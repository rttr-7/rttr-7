==> flow/design.v <==
module      haar_lift(clk,
                    reset,
                    start,
                    im11,
                    im21,
                    dxy_detail,
                    dxy_approx,
                    data_occur);
input clk;
input reset;
input start;
input [15:0]im11;
input [15:0]im21;
output data_occur;
output [15:0]dxy_detail;
output [15:0]dxy_approx;
reg data_occur;
wire [15:0]dxy_detail;
wire [15:0]dxy_approx;
reg [15:0]im11t;
reg [15:0]im21t;
assign dxy_detail=(data_occur)?(im11t+im21t):16'd0;
assign dxy_approx[14:0]=(data_occur && im11t > im21t)?(im11t-im21t):
                  (data_occur && im11t < im21t)?(im21t-im11t):16'd0;
assign dxy_approx[15]=(data_occur && im11t > im21t)?(1'b0):
                  (data_occur && im11t < im21t)?(1'b1):1'b0;
always @(posedge clk)
begin 
if(~reset)
begin 
im11t<=16'd0;
im21t<=16'd0;
data_occur<=1'b0;
end
else if(start)
begin 
im11t<=im11;
im21t<=im21;
data_occur<=1'b1;
end
else
begin 
im11t<=16'd0;
im21t<=16'd0;
data_occur<=1'b0;
end
end
endmodule 
-- Reports on haar_lift
What the tools print for haar_lift, step after step.
Line numbers count from 1 in the design file above.
A cell with -- has no value.
- top: haar_lift
- clock: clk
- cell library: sky130hd
- library corner: tt_025C_1v80

-- After elaboration
Yosys after proc, flatten, opt, wreduce and memory -nomap, before mapping. Enables and synchronous resets that opt folds into registers are not counted as muxes. Memory bits, and registers merged into a memory's read port (data or address), are not among the register bits. Print and check cells are not counted. Equal cells are merged and count once.
- register bits at 33
- output and inout port bits at 33
- noted word-level cells: 17
- noted add/subtract/negate cells: 3
- magnitude comparators at 2
- noted mux-type cells: 6
- noted reduce/logical cells: 3
- operators by type and width (operator ; count):
    15-bit subtractor ; 2
    15-bit 2-to-1 mux ; 2
    16-bit adder ; 1
    16-bit > comparator ; 1
    16-bit less-than comparator ; 1
    16-bit 2-to-1 mux ; 1
    1-bit 2-to-1 mux ; 3
    1-bit logical AND ; 2
    2-bit AND reduction ; 1

-- Depth
Longest topological path by Yosys (ltp), each cell counted once; first at word level (registers and memories cut), then after technology mapping (sequential cells cut; the memories' decode and read muxes count).
- noted word-level depth: 4
- ABC_AREA: 0
- noted gate-level depth with buffers: 12
- gate-level depth less buffers: 11

-- After synthesis
Source: synth_stat.txt of the flow (Yosys; design flattened, memories mapped). It holds for the ABC_AREA given above (unset counts as 0); a run with the other value may have another netlist.
Totals and module areas in this step are rounded.
- cell types (cell ; count):
    sky130_fd_sc_hd__dfxtp_1 ; 33
    sky130_fd_sc_hd__ha_1 ; 45
    sky130_fd_sc_hd__a21oi_1 ; 50
    sky130_fd_sc_hd__and3_1 ; 34
    sky130_fd_sc_hd__inv_1 ; 49
    sky130_fd_sc_hd__nor2_1 ; 33
    sky130_fd_sc_hd__a21o_1 ; 14
    sky130_fd_sc_hd__a221oi_2 ; 7
    sky130_fd_sc_hd__o21ai_0 ; 18
    sky130_fd_sc_hd__o22a_1 ; 8
    sky130_fd_sc_hd__xnor2_1 ; 8
    sky130_fd_sc_hd__nand2_1 ; 18
    sky130_fd_sc_hd__a221oi_1 ; 7
    sky130_fd_sc_hd__fa_1 ; 3
    sky130_fd_sc_hd__clkbuf_1 ; 15
    sky130_fd_sc_hd__o21bai_1 ; 7
    sky130_fd_sc_hd__mux2i_1 ; 5
    sky130_fd_sc_hd__a31oi_1 ; 6
Other cell types: 35; their cells: 69.
- noted cell count: 429
- cell area after synthesis: 3300 µm²
- noted sequential area: 660 µm²
- flip-flop cells at 33

-- Timing after synthesis
Source: OpenSTA report_checks on the synthesized netlist (no wires, ideal clock, input and output delay 20% of the period each), path of least setup slack; recovery checks are left aside. Register names are those of the netlist, which keeps one name where synthesis merged equal registers.
- path kind: reg-to-output
- from: reg im21t[0]
- to: out dxy_approx[14]
- noted clock period: 2.95 ns
- output delay: 0.590 ns
- launch time at the first pin: 0.000 ns
- noted data arrival time: 2.477 ns
- required time: 2.360 ns
- path slack at -0.117 ns
- path delay: 2.477 ns
- driving pins on the path: 12
- period reached after synthesis: 3.067 ns
"path delay" is the arrival time less input delay plus setup time.
At an output port there is no setup time.
"driving pins on the path" counts driving pins, that of a launching flip-flop among them; a cell with two outputs on the path counts twice.
"period reached after synthesis" is the clock period less the worst setup slack; recovery checks do not enter. This is arithmetic on one report: input and output delays are still those of the set period (20% each).
The rows between start and end are the longest chain of elaborated cells between them; the timing report does not say that the signal goes this way. Where chains are equally long, one stands for them.
Each line given opens the expression or statement behind the cell; cells for indexed reads and writes are added by Yosys, which also makes memories of some case tables.
A register here has more assigning lines than the two given.
- cell sequence: sky130_fd_sc_hd__dfxtp_1 -> sky130_fd_sc_hd__inv_1 -> sky130_fd_sc_hd__ha_1 -> sky130_fd_sc_hd__inv_1 -> sky130_fd_sc_hd__fa_1 -> sky130_fd_sc_hd__a21oi_1 -> sky130_fd_sc_hd__o31ai_1 -> sky130_fd_sc_hd__a211oi_1 -> sky130_fd_sc_hd__o21ai_0 -> sky130_fd_sc_hd__a221oi_1 -> sky130_fd_sc_hd__a221oi_1 -> sky130_fd_sc_hd__a21oi_1
- cells in the longest elaborated chain at 4
- RTL lines, path after synthesis (what ; line ; RTL):
    from (decl) ; 21 ; reg [15:0]im21t;
    from (assign) ; 32 ; im21t<=16'd0;
    from (assign) ; 38 ; im21t<=im21;
    16-bit less-than comparator ; 24 ; (data_occur && im11t < im21t)?(im21t-im11t):16'd0;
    1-bit logical AND ; 24 ;
    15-bit 2-to-1 mux ; 24 ;
    15-bit 2-to-1 mux ; 23 ; assign dxy_approx[14:0]=(data_occur && im11t > im21t)?(im11t-im21t):
    to (decl) ; 16 ; output [15:0]dxy_approx;

-- Path in the finished layout
Path of least setup slack in the final report of job 1 (OpenROAD, finished layout, wires in). Where an end is a register, its clock arrival counts in the times.
- path kind: reg-to-output
- from: reg im11t[9]
- to: out dxy_approx[4]
- noted clock period: 4.71 ns
- output delay: 0.94 ns
- launch time at the first pin: 0.28 ns
- noted data arrival time: 3.50 ns
- required time: 3.77 ns
- path slack at 0.27 ns
- driving pins on the path: 12
The rows between start and end are the longest chain of elaborated cells between them; the timing report does not say that the signal goes this way. Where chains are equally long, one stands for them.
A register here has more assigning lines than the two given.
- cell sequence: sky130_fd_sc_hd__dfxtp_1 -> sky130_fd_sc_hd__inv_1 -> sky130_fd_sc_hd__ha_1 -> sky130_fd_sc_hd__nand2_1 -> sky130_fd_sc_hd__or3_4 -> sky130_fd_sc_hd__nor4_2 -> sky130_fd_sc_hd__nand3_1 -> sky130_fd_sc_hd__and3_1 -> sky130_fd_sc_hd__buf_4 -> sky130_fd_sc_hd__a221oi_1 -> sky130_fd_sc_hd__a21oi_1 -> sky130_fd_sc_hd__clkdlybuf4s50_1
- cells in the longest elaborated chain at 4
- RTL lines, path after layout (what ; line ; RTL):
    from (decl) ; 20 ; reg [15:0]im11t;
    from (assign) ; 31 ; im11t<=16'd0;
    from (assign) ; 37 ; im11t<=im11;
    16-bit less-than comparator ; 24 ; (data_occur && im11t < im21t)?(im21t-im11t):16'd0;
    1-bit logical AND ; 24 ;
    15-bit 2-to-1 mux ; 24 ;
    15-bit 2-to-1 mux ; 23 ; assign dxy_approx[14:0]=(data_occur && im11t > im21t)?(im11t-im21t):
    to (decl) ; 16 ; output [15:0]dxy_approx;

==> results <==
2 stored runs of haar_lift in the flow (synthesis by Yosys, layout by OpenROAD, sky130hd cells), in arbitrary order. Constraints: input delay and output delay 20% of the set period each, output load 0.01 pF.
"time on the worst setup path" is the time allowed to the run's worst setup path (the clock period less input and output delay, where it has them) less its slack. Clock arrival times count: a late capture clock shortens it, a late launch clock lengthens it.
The measured numbers are rounded.

Job 1

==> flow/run.sh <==
#!/bin/bash
# the make line also repeats the synthesis and layout settings of config.mk as NAME=value (left out here)
make -C /OpenROAD-flow-scripts/flow DESIGN_CONFIG=/design/flow/config.mk WORK_HOME=/design/flow/orfs CLKGATE_MAP_FILE= finish
==> flow/config.mk <==
export PLATFORM = sky130hd
export DESIGN_NAME = haar_lift
export DESIGN_NICKNAME = haar_lift
export VERILOG_FILES = /design/flow/design.v
export SDC_FILE = /design/flow/constraint.sdc
export NUM_CORES = 4
export LEC_CHECK = 0
export CAP_MARGIN = 20
export CORE_MARGIN = 6
export CORE_UTILIZATION = 40
export MAX_ROUTING_LAYER = met5
export PLACE_DENSITY_LB_ADDON = 0.23
export SLEW_MARGIN = 0
==> flow/constraint.sdc <==
create_clock -name core_clock -period 4.71 [get_ports {clk}]
set_input_delay 0.9420 -clock core_clock [delete_from_list [all_inputs] [get_ports {clk}]]
set_output_delay 0.9420 -clock core_clock [all_outputs]
set_load 0.01 [all_outputs]

Measured in job 1:
- noted the smallest setup slack: 0.27 ns
- area of the standard cells in the finished layout at 4100 µm²
- time on the worst setup path at 3.50 ns
- type of the worst setup path: reg-to-output
- utilization after routing at 53%
- die outline area: 11000 µm²
- cell area after synthesis: 3300 µm²
- noted the setup TNS: 0.000 ns

Job 2

==> flow/run.sh <==
#!/bin/bash
# the make line also repeats the synthesis and layout settings of config.mk as NAME=value (left out here)
make -C /OpenROAD-flow-scripts/flow DESIGN_CONFIG=/design/flow/config.mk WORK_HOME=/design/flow/orfs CLKGATE_MAP_FILE= finish
==> flow/config.mk <==
export PLATFORM = sky130hd
export DESIGN_NAME = haar_lift
export DESIGN_NICKNAME = haar_lift
export VERILOG_FILES = /design/flow/design.v
export SDC_FILE = /design/flow/constraint.sdc
export NUM_CORES = 4
export LEC_CHECK = 0
export ABC_AREA = 1
export CAP_MARGIN = 35
export CORE_ASPECT_RATIO = 1.42
export CORE_MARGIN = 2
export CORE_UTILIZATION = 69
export CTS_CLUSTER_DIAMETER = 203
export MAX_ROUTING_LAYER = met4
export PLACE_DENSITY_LB_ADDON = 0.03
export SLEW_MARGIN = 20
export TNS_END_PERCENT = 15
==> flow/constraint.sdc <==
create_clock -name core_clock -period 2.13 [get_ports {clk}]
set_input_delay 0.4260 -clock core_clock [delete_from_list [all_inputs] [get_ports {clk}]]
set_output_delay 0.4260 -clock core_clock [all_outputs]
set_load 0.01 [all_outputs]

Job 2: no final report: placement broke off with DPL-0033.
