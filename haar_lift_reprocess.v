==> flow/design.v <==
module      haar_lift_reprocess(clk,
                    reset,
                    start,
                    im11,
                    im21,
                    x1,
                    y1,
                    data_occur);
input clk;
input reset;
input start;
input [15:0]im11;
input [15:0]im21;
output data_occur;
output [15:0]x1;
output [15:0]y1;
reg data_occur;
wire [15:0]x1;
wire [15:0]y1;
wire signbit;
wire [15:0]high_v;
wire [15:0]low_v;
wire [15:0]x1_val;
wire [15:0]y1_val;
reg [15:0]im11t;
reg [15:0]im21t;
assign x1=x1_val>>1;
assign y1=y1_val>>1;
assign signbit=im21t[15];
assign high_v=im11t;
assign low_v={1'b0,im21t[14:0]};
assign x1_val=(data_occur && signbit)?(high_v-low_v):
				(data_occur && ~signbit)?(high_v+low_v):16'd0;
assign y1_val=(data_occur && signbit)?(high_v+low_v):
				(data_occur && ~signbit)?(high_v-low_v):16'd0;
always @(posedge clk)
begin 
if(~reset)
begin 
im11t<=16'd0;
im21t<=16'd0;
data_occur<=1'b0;
end
else if(start)
begin 
im11t<=im11;
im21t<=im21;
data_occur<=1'b1;
end
else
begin 
im11t<=16'd0;
im21t<=16'd0;
data_occur<=1'b0;
end
end
endmodule 
# --- From RTL to reports: haar_lift_reprocess ---
# What the tools print for haar_lift_reprocess, step after step.
# Line numbers count from 1 in the design file above.
# Operators carry their Yosys type and port widths (W data, S select, Z words).
# Cell names lack the library's common part.
design:
  top_module: "haar_lift_reprocess"
  clk_port: "clk"
  cell_library: "sky130hd"
  lib_corner: "tt_025C_1v80"

# --- After elaboration ---
# Yosys after proc, flatten, opt, wreduce and memory -nomap, before mapping. Memory bits, and registers merged into a memory's read port (data or address), are not among the register bits. Print and check cells are not counted. Equal cells are merged and count once.
bits:
  input_bits: 35
  rom_bits: 0
  register_bits: 33
  word_cells: 14
  output_inout_bits: 33
  latch_bits: 0
  clocked_rd_ports_x_width: 0
  n_memories: 0
  ram_bits: 0
op_classes:
  addsub: 2
  shift: 0
  div_mod_pow: 0
  logic: 1
  mul: 0
  n_mux: 5
  equal: 0
  reduce_and_logical: 3
  cmp: 0
ops:
  columns: ["op", "count"]
  rows:
  - ["$mux W16", 4]
  - ["$add A16 B15 Y16", 1]
  - ["$sub A16 B15 Y16", 1]
  - ["$logic_and A1 B1 Y1", 2]
  - ["$reduce_and A2 Y1", 1]
  - ["$not A1 Y1", 1]
  - ["$mux W1", 1]

# --- Depth ---
# Depth = most cells in a row (Yosys ltp): at word level without a register or memory, in the mapped netlist without a sequential cell, where the memories' decode and read muxes count.
depth:
  ltp_word: 4
  ABC_AREA: 0
  depth_mapped: 9
  depth_no_buf: 8

# --- Mapped cells and area ---
# Source: synth_stat.txt of the flow (Yosys; design flattened, memories mapped). It holds for the ABC_AREA given above (unset counts as 0); a run with the other value may have another netlist.
types:
  columns: ["type", "count"]
  rows:
  - ["dfxtp_1", 33]
  - ["ha_1", 28]
  - ["and3_1", 37]
  - ["mux2i_1", 20]
  - ["nor2_1", 37]
  - ["a21oi_1", 24]
  - ["nand2_1", 28]
  - ["xnor2_1", 11]
  - ["inv_1", 25]
  - ["a21o_1", 9]
  - ["clkbuf_1", 15]
  - ["fa_1", 2]
  - ["nor3_1", 8]
  - ["o21ai_0", 8]
  - ["nor2b_1", 6]
  - ["o21bai_1", 5]
  - ["or3_1", 6]
  - ["buf_2", 7]
# Not listed: further types 48, cells in them 92.
synth_totals:
  stdcells: 401
  mapped_area_um2: 3161.8
  ff_cells: 33
  buf_cells: 29

# --- Timing after synthesis ---
# Path of least setup slack by OpenSTA after synthesis, without wires, with an ideal clock, recovery checks aside; 20% of the period is set as input and as output delay. Where synthesis merged equal registers, the netlist keeps one of their names.
synth_timing:
  path_type: "reg-to-output"
  from: "reg im11t[0]"
  to: "out y1[13]"
  clock_period_ps: 3860
  output_delay_ps: 772
  arrival_ps: 2121
  slack_ps: 967
  t_required_ps: 3088
  delay_ps: 2121
  stages: 9
  synth_period_reached_ps: 2893
# "delay_ps" = arrival - input delay + setup time.
# At an output port there is no setup time.
# "stages": output pins that drive a net of the path, with the launching flip-flop's if there is one; two outputs of one cell count as two.
# "synth_period_reached_ps" = period - worst setup slack (recovery checks aside). The figure is calculated, with input and output delays left at 20% of the set period.
# Between the ends stands the longest chain of elaborated cells between them, by number of cells; it is not shown to be the way that was timed. Of several equally long chains one is given.
# Each line given opens the expression or statement behind the cell; cells for indexed reads and writes are added by Yosys, which also makes memories of some case tables.
# At most two assigning lines are given for a register; there are more.
synth_between:
  cell_sequence: "dfxtp_1 -> and2_1 -> fa_1 -> nand2b_4 -> a2111oi_4 -> o311a_2 -> nor3_1 -> a221o_1 -> mux2i_1"
  elab_chain_cells: 3
  cone_cells: 4
synth_rtl:
  columns: ["element", "line_no", "text"]
  rows:
  - ["from (decl)", 25, "reg [15:0]im11t;"]
  - ["from (assign)", 40, "im11t<=16'd0;"]
  - ["from (assign)", 46, "im11t<=im11;"]
  - ["$sub A16 B15 Y16", 35, "(data_occur && ~signbit)?(high_v-low_v):16'd0;"]
  - ["$mux W16", 35, null]
  - ["$mux W16", 34, "assign y1_val=(data_occur && signbit)?(high_v+low_v):"]
  - ["to (decl)", 16, "output [15:0]y1;"]

# --- Path in the finished layout ---
# From the final timing report of job 1: the path of least setup slack in the routed layout; clock arrival at registers is part of the times.
# The path's times are printed in steps of 10 ps; the period is the one set.
layout_timing:
  path_type: "reg-to-output"
  from: "reg im11t[0]"
  to: "out y1[9]"
  slack_ps: -550
  clock_period_ps: 2500
  stages: 12
  t_required_ps: 2000
  arrival_ps: 2550
  output_delay_ps: 500
# Between the ends stands the longest chain of elaborated cells between them, by number of cells; it is not shown to be the way that was timed. Of several equally long chains one is given.
# At most two assigning lines are given for a register; there are more.
layout_between:
  cell_sequence: "dfxtp_2 -> and2_4 -> fa_2 -> nand2b_4 -> a2111oi_4 -> buf_4 -> nor3_4 -> buf_6 -> o311ai_4 -> a21oi_2 -> mux2i_1 -> buf_2"
  elab_chain_cells: 3
  cone_cells: 4
layout_rtl:
  columns: ["element", "line_no", "text"]
  rows:
  - ["from (decl)", 25, "reg [15:0]im11t;"]
  - ["from (assign)", 40, "im11t<=16'd0;"]
  - ["from (assign)", 46, "im11t<=im11;"]
  - ["$sub A16 B15 Y16", 35, "(data_occur && ~signbit)?(high_v-low_v):16'd0;"]
  - ["$mux W16", 35, null]
  - ["$mux W16", 34, "assign y1_val=(data_occur && signbit)?(high_v+low_v):"]
  - ["to (decl)", 16, "output [15:0]y1;"]

Measured results for haar_lift_reprocess: 2 stored runs of the Yosys and OpenROAD flow on sky130hd. The settings differ; the order carries no meaning. The constraints put input and output delay at 20% of the set period each and load the outputs with 0.01 pF.
"period_reached_ps" means the clock period less the worst setup slack. The figure is calculated, with input and output delays left at 20% of the set period.
"worst_setup_path_time_ps" is the time allowed to the run's worst setup path (the clock period less input and output delay, where it has them) less its slack. Clock arrival times count: a late capture clock shortens it, a late launch clock lengthens it.
"fin_power_uw" rests on the timing tool's default activity at the inputs, not on a simulated workload.
"worst_setup_path_time_ps" is known to 10 ps.

--- job 1 ---
==> flow/run.sh <==
#!/bin/bash
# the make line also repeats the synthesis and layout settings of config.mk as NAME=value (left out here)
make -C /OpenROAD-flow-scripts/flow DESIGN_CONFIG=/design/flow/config.mk WORK_HOME=/design/flow/orfs CLKGATE_MAP_FILE= finish
==> flow/config.mk <==
export PLATFORM = sky130hd
export DESIGN_NAME = haar_lift_reprocess
export DESIGN_NICKNAME = haar_lift_reprocess
export VERILOG_FILES = /design/flow/design.v
export SDC_FILE = /design/flow/constraint.sdc
export NUM_CORES = 4
export LEC_CHECK = 0
export CAP_MARGIN = 40
export CORE_ASPECT_RATIO = 0.78
export CORE_MARGIN = 6
export CORE_UTILIZATION = 29
export CTS_CLUSTER_SIZE = 11
export GPL_ROUTABILITY_DRIVEN = 0
export MAX_ROUTING_LAYER = met5
export MIN_ROUTING_LAYER = met2
export PLACE_DENSITY_LB_ADDON = 0.06
export SETUP_SLACK_MARGIN = 0.5
export SLEW_MARGIN = 30
export TNS_END_PERCENT = 65
==> flow/constraint.sdc <==
create_clock -name core_clock -period 2.5 [get_ports {clk}]
set_input_delay 0.5000 -clock core_clock [delete_from_list [all_inputs] [get_ports {clk}]]
set_output_delay 0.5000 -clock core_clock [all_outputs]
set_load 0.01 [all_outputs]

==> results, as YAML <==
results:
  fin_power_uw: 2012
  synthArea_um2: 3161.8
  period_reached_ps: 3052
  worst_setup_path_time_ps: 2550
  worst_path_kind: "reg-to-output"
  tns_ps: -9860
  total_die_area_um2: 13571.4
  final_util_pct: 52.4
  worst_hold_slack_ps: 822
  setup_ws_ps: -552
  final_cell_area_um2: 5539.1

--- job 2 ---
==> flow/run.sh <==
#!/bin/bash
# the make line also repeats the synthesis and layout settings of config.mk as NAME=value (left out here)
make -C /OpenROAD-flow-scripts/flow DESIGN_CONFIG=/design/flow/config.mk WORK_HOME=/design/flow/orfs CLKGATE_MAP_FILE= finish
==> flow/config.mk <==
export PLATFORM = sky130hd
export DESIGN_NAME = haar_lift_reprocess
export DESIGN_NICKNAME = haar_lift_reprocess
export VERILOG_FILES = /design/flow/design.v
export SDC_FILE = /design/flow/constraint.sdc
export NUM_CORES = 4
export LEC_CHECK = 0
export ABC_AREA = 0
export CAP_MARGIN = 20
export CELL_PAD_IN_SITES_DETAIL_PLACEMENT = 2
export CORE_MARGIN = 2
export CORE_UTILIZATION = 51
export GPL_TIMING_DRIVEN = 0
export PLACE_DENSITY_LB_ADDON = 0.27
export SLEW_MARGIN = 20
==> flow/constraint.sdc <==
create_clock -name core_clock -period 2.69 [get_ports {clk}]
set_input_delay 0.5380 -clock core_clock [delete_from_list [all_inputs] [get_ports {clk}]]
set_output_delay 0.5380 -clock core_clock [all_outputs]
set_load 0.01 [all_outputs]

==> results, as YAML <==
outcome: "no final report: placement broke off with DPL-0033"
